==> flow/design.v <==
`timescale 1ns / 1ps
module SCCBCtrl (clk_i, rst_i, sccb_clk_i, data_pulse_i, addr_i, data_i, data_o, rw_i, start_i, ack_error_o, 
                  done_o, sioc_o, siod_io);
   input       clk_i;                
   input       rst_i;                
   input       sccb_clk_i;           
   input       data_pulse_i;         
   input       [7:0] addr_i;         
   input       [15:0] data_i;        
   output reg  [7:0] data_o;         
   input       rw_i;                 
   input       start_i;              
   output      ack_error_o;          
   output reg  done_o;               
   output      sioc_o;               
   inout       siod_io;              
   reg         sccb_stm_clk = 1;
   reg         [6:0] stm = 0;
   reg         bit_out = 1;
   reg         ack_err1 = 1;
   reg         ack_err2 = 1;
   reg         ack_err3 = 1;
   assign   sioc_o = (start_i == 1 && 
                     (stm >= 5 && stm <= 12 || stm == 14 ||   
                     stm >= 16 && stm <= 23 || stm == 25 ||
                     stm >= 27 && stm <= 34 || stm == 36 ||
                     stm >= 44 && stm <= 51 || stm == 53 ||
                     stm >= 55 && stm <= 62 || stm == 64)) ? sccb_clk_i : sccb_stm_clk;
   assign   siod_io = (stm == 13 || stm == 14 || stm == 24 || stm == 25 || stm == 35 || stm == 36 ||
                        stm == 52 || stm == 53 || stm >= 54 && stm <= 62) ? 1'bz : bit_out;
   assign   ack_error_o = ack_err1 | ack_err2 | ack_err3;
   always @(posedge clk_i or negedge rst_i) begin
      if(rst_i == 0) begin 
         stm <= 0;
         sccb_stm_clk <= 1;
         bit_out <= 1; 
         data_o <= 0;  
         done_o <= 0;
         ack_err1 <= 1; 
         ack_err2 <= 1; 
         ack_err3 <= 1;          
      end else if (data_pulse_i) begin
         if (start_i == 0 || done_o == 1) begin
            stm <= 0;
         end else if (rw_i == 0 && stm == 25) begin
            stm <= 37;
         end else if (rw_i == 1 && stm == 36) begin
            stm <= 65;
         end else if (stm < 68) begin
            stm <= stm + 1;
         end
         if (start_i == 1) begin
                (* parallel_case *) case(stm)
                  7'd0 : bit_out <= 1;
                  7'd1 : bit_out <= 1;
                  7'd2 : bit_out <= 0;
                  7'd3 : sccb_stm_clk <= 0;
                  7'd4 : bit_out <= addr_i[7];
                  7'd5 : bit_out <= addr_i[6];
                  7'd6 : bit_out <= addr_i[5];
                  7'd7 : bit_out <= addr_i[4];
                  7'd8 : bit_out <= addr_i[3];
                  7'd9 : bit_out <= addr_i[2];
                  7'd10: bit_out <= addr_i[1];
                  7'd11: bit_out <= 0;
                  7'd12: bit_out <= 0;
                  7'd13: ack_err1 <= siod_io;
                  7'd14: bit_out <= 0;
                  7'd15: bit_out <= data_i[15];
                  7'd16: bit_out <= data_i[14];
                  7'd17: bit_out <= data_i[13];
                  7'd18: bit_out <= data_i[12];
                  7'd19: bit_out <= data_i[11];
                  7'd20: bit_out <= data_i[10];
                  7'd21: bit_out <= data_i[9];
                  7'd22: bit_out <= data_i[8];
                  7'd23: bit_out <= 0;
                  7'd24: ack_err2 <= siod_io;
                  7'd25: bit_out <= 0;
                  7'd26: bit_out <= data_i[7];
                  7'd27: bit_out <= data_i[6];
                  7'd28: bit_out <= data_i[5];
                  7'd29: bit_out <= data_i[4];
                  7'd30: bit_out <= data_i[3];
                  7'd31: bit_out <= data_i[2];
                  7'd32: bit_out <= data_i[1];
                  7'd33: bit_out <= data_i[0];
                  7'd34: bit_out <= 0;
                  7'd35: ack_err3 <= siod_io;
                  7'd36: bit_out <= 0;
                  7'd37: sccb_stm_clk <= 0; 
                  7'd38: sccb_stm_clk <= 1;   
                  7'd39: bit_out <= 1;
                  7'd40: sccb_stm_clk <= 1;
                  7'd41: bit_out <= 0;
                  7'd42: sccb_stm_clk <= 0;
                  7'd43: bit_out <= addr_i[7];
                  7'd44: bit_out <= addr_i[6];
                  7'd45: bit_out <= addr_i[5];
                  7'd46: bit_out <= addr_i[4];
                  7'd47: bit_out <= addr_i[3];
                  7'd48: bit_out <= addr_i[2];
                  7'd49: bit_out <= addr_i[1];
                  7'd50: bit_out <= 1;
                  7'd51: bit_out <= 0;
                  7'd52: ack_err3 <= siod_io;
                  7'd53: bit_out <= 0;
                  7'd54: bit_out <= 0; 
                  7'd55: data_o[7] <= siod_io;
                  7'd56: data_o[6] <= siod_io; 
                  7'd57: data_o[5] <= siod_io; 
                  7'd58: data_o[4] <= siod_io;
                  7'd59: data_o[3] <= siod_io;
                  7'd60: data_o[2] <= siod_io; 
                  7'd61: data_o[1] <= siod_io;
                  7'd62: data_o[0] <= siod_io;
                  7'd63: bit_out <= 1;
                  7'd64: bit_out <= 0;
                  7'd65: sccb_stm_clk <= 0;
                  7'd66: sccb_stm_clk <= 1;
                  7'd67: begin 
                     bit_out <= 1;
                     done_o <= 1;
                  end
                  default: sccb_stm_clk <= 1;
               endcase
         end else begin
            sccb_stm_clk <= 1;
            bit_out <= 1; 
            data_o <= data_o;
            done_o <= 0;
            ack_err1 <= 1; 
            ack_err2 <= 1; 
            ack_err3 <= 1;
         end
      end
   end
endmodule
# Tool chain data of SCCBCtrl
# The steps from the RTL of SCCBCtrl to its reports follow in flow order.
# Line numbers count from 1 in the design file above.
# Cell names lack the library's common part.
# Not given: n/a
# inputs
top	SCCBCtrl
clk_port	clk_i
cell_library	sky130hd
pvt_corner	tt_025C_1v80

# Word level
# Yosys after proc, flatten, opt, wreduce and memory -nomap, before mapping. Memory bits, and registers merged into a memory's read port (data or address), are not among the register bits. Print and check cells are not counted. Equal cells are merged and count once.
# word_totals
regBits	21
out_inout_bits	12
elab_cells	176
# op_classes
n_mux	18
eq_ne	70
reduce_and_logical	56
n_cmp	12
logic	4
addsub	1
# op_table
operator	n
7-bit by 6-bit == test with 1-bit output with constant B	30
7-bit by 5-bit == test with 1-bit output with constant B	16
61-bit OR reduction	1
7-bit by 4-bit == test with 1-bit output with constant B	8
7-bit by 3-bit == test with 1-bit output with constant B	4
7-bit 2-to-1 mux	4
26-bit by 10-bit inequality test with 1-bit output with constant B	1
1-bit case mux with 25-bit select	1
3-bit AND reduction	8
7-bit by 6-bit greater-or-equal comparator with 1-bit output with constant B	3
7-bit by 6-bit <= comparator with 1-bit output with constant B	3
7-bit == test with constant B	3
1-bit logical OR	18
2-bit OR reduction	8
2-bit AND reduction	7
7-bit by 2-bit == test with 1-bit output with constant B	2
7-bit by 5-bit greater-or-equal comparator with 1-bit output with constant B	2
13-bit OR reduction	1
1-bit 2-to-1 mux	12
1-bit logical AND	9
7-bit by 1-bit adder with 7-bit output with constant B	1
7-bit by 1-bit == test with 1-bit output with constant B	1
7-bit by 3-bit greater-or-equal comparator with 1-bit output with constant B	1
7-bit by 4-bit <= comparator with 1-bit output with constant B	1
7-bit by 5-bit <= comparator with 1-bit output with constant B	1
7-bit < comparator with constant B	1
7-bit logical NOT	1
2-bit by 1-bit inequality test with 1-bit output with constant B	3
# Other operator kinds: 7; their cells: 10.

# Longest topological paths
# Longest topological path by Yosys (ltp), each cell counted once; first at word level (registers and memories cut), then after technology mapping (sequential cells cut; the memories' decode and read muxes count).
# logic_depth
ltp_word	13
abc_area	0
depth_mapped	10
mapped_depth_nobuf	8

# After synthesis
# The flow's flattened synthesis, as Yosys stat reports it; memories are mapped. The netlist is that of the ABC_AREA named above (0 if unset); the other value can give another one.
# The area totals of this step are shown rounded.
# synth_totals
yosys_area_um2	2200
sequential_area_um2	530
cell_count	273
flip_flops	21
buf_cells	27
# by_type
type	n	type_area_um2
dfrtp_1	16	400.384
dfstp_2	5	131.376
a21oi_1	21	105.101
mux2_2	9	101.347
o21ai_0	15	75.072
nand2_1	19	71.318
nor2_1	16	60.058
and3_1	9	56.304
ha_1	4	50.048
nand3_1	10	50.048
buf_6	4	45.043
nor3_1	9	45.043
and3b_1	5	43.792
buf_2	8	40.038
mux2i_1	4	40.038
a22o_1	4	35.034
a31oi_1	5	31.28
nor2b_1	5	31.28
# Not listed: further types 52, cells in them 105.

# Timing after synthesis
# OpenSTA on the mapped netlist: ideal clock, no wires. The path of least setup slack (recovery checks aside). Input and output delay are each 20% of the period. Register names are those of the netlist, which keeps one name where synthesis merged equal registers.
# synth_timing
kind	reg-to-output
startpoint	register stm[1]
endpoint	output sioc_o
arrival_time_ps	2120
out_delay_ps	500
driving_pins	10
required_time_ps	2000
period_ps	2500
path_delay_ps	2120
launch_ps	0
setup_slack_ps	-120
synth_period_reached_ps	2620
# "path_delay_ps" = arrival - input delay + setup time.
# At an output port there is no setup time.
# "driving_pins": output pins that drive a net of the path, with the launching flip-flop's if there is one; two outputs of one cell count as two.
# "synth_period_reached_ps" = period - worst setup slack (recovery checks aside). The figure is calculated, with input and output delays left at 20% of the set period.
# The rows between start and end are the longest chain of elaborated cells between them; the timing report does not say that the signal goes this way. Where chains are equally long, one stands for them.
# Each line given opens the expression or statement behind the cell; cells for indexed reads and writes are added by Yosys, which also makes memories of some case tables.
# A register here has more assigning lines than the two given.
# synth_between
cell_sequence	dfrtp_1 -> inv_1 -> ha_1 -> buf_2 -> buf_1 -> o21a_1 -> o221ai_1 -> o311ai_1 -> o31ai_1 -> mux2_1
elab_chain_len	13
cells_between	31
cone_classes	10 x compare; 5 x eq/ne; 1 x mux; 15 x reduce/logical
# synth_rtl
item	line_no	text
from (decl)	18	reg         [6:0] stm = 0;
from (assign)	34	stm <= 0;
from (assign)	50	stm <= stm + 1;
7-bit by 3-bit greater-or-equal comparator with 1-bit output	24	(stm >= 5 && stm <= 12 || stm == 14 ||
1-bit logical AND	24
1-bit logical OR (9 in a row)	24
1-bit logical AND	23	assign   sioc_o = (start_i == 1 &&
1-bit 2-to-1 mux	23
to (decl)	15	output      sioc_o;

# Timing after layout
# Path of least setup slack in the final report of run B (OpenROAD, finished layout, wires in). Where an end is a register, its clock arrival counts in the times.
# The report prints the path's times to 10 ps; the period is as set.
# layout_timing
kind	reg-to-output
startpoint	register stm[0]
endpoint	output sioc_o
arrival_time_ps	2400
launch_ps	260
setup_slack_ps	-550
out_delay_ps	460
driving_pins	11
required_time_ps	1850
period_ps	2310
# The rows between start and end are the longest chain of elaborated cells between them; the timing report does not say that the signal goes this way. Where chains are equally long, one stands for them.
# A register here has more assigning lines than the two given.
# layout_between
cell_sequence	dfrtp_2 -> inv_2 -> ha_2 -> buf_4 -> nand3b_1 -> o21a_1 -> o221ai_2 -> o31ai_1 -> buf_4 -> mux2_4 -> buf_6
elab_chain_len	13
cells_between	31
cone_classes	10 x compare; 5 x eq/ne; 1 x mux; 15 x reduce/logical
# layout_rtl
item	line_no	text
from (decl)	18	reg         [6:0] stm = 0;
from (assign)	34	stm <= 0;
from (assign)	50	stm <= stm + 1;
7-bit by 3-bit greater-or-equal comparator with 1-bit output	24	(stm >= 5 && stm <= 12 || stm == 14 ||
1-bit logical AND	24
1-bit logical OR (9 in a row)	24
1-bit logical AND	23	assign   sioc_o = (start_i == 1 &&
1-bit 2-to-1 mux	23
to (decl)	15	output      sioc_o;

# Top module SCCBCtrl; platform sky130hd; tools Yosys and OpenROAD; 2 stored runs in no particular order. Input and output delays are each 20% of the period that was set; the output load is 0.01 pF.
# "achievedPeriod_ps": clock period set for the run, less the worst setup slack. It is reckoned from that one timing run; input and output delays stay at 20% of the period that was set.
# "worst_setup_path_time_ps" is the time allowed to the run's worst setup path (the clock period less input and output delay, where it has them) less its slack. Clock arrival times count: a late capture clock shortens it, a late launch clock lengthens it.
# "power_total_uw" is the tool's figure for a default switching activity; nothing was simulated.
# "worst_setup_path_time_ps" is known to 10 ps.
# Values from the reports are rounded here.
# Among the settings, -- means not set for that run.
# Results: -- = not shown.
stored run	period_ns	CORE_UTILIZATION	PLACE_DENSITY_LB_ADDON	CELL_PAD_IN_SITES_GLOBAL_PLACEMENT	GPL_ROUTABILITY_DRIVEN	CTS_CLUSTER_SIZE	CTS_CLUSTER_DIAMETER	CAP_MARGIN	CORE_MARGIN	SLEW_MARGIN	SETUP_SLACK_MARGIN	CELL_PAD_IN_SITES_DETAIL_PLACEMENT	GPL_TIMING_DRIVEN	MAX_ROUTING_LAYER	design_die_area_um2	util_pct	achievedPeriod_ps	tns_ps	worst_setup_path_time_ps	critical_path_type	final_setup_ws_ps	synthesis_area_um2	power_total_uw
run A	2.97	64	0.05	3	1	31	240	20	2	20	--	--	--	--	--	--	--	--	--	--	--	--	--
run B	2.31	51	0.05	1	--	14	--	20	2	5	0.39	0	1	met5	4900	90	2863	-940	2400	reg-to-output	-550	2200	1400
# Run A: unfinished; error FLW-0024 in placement
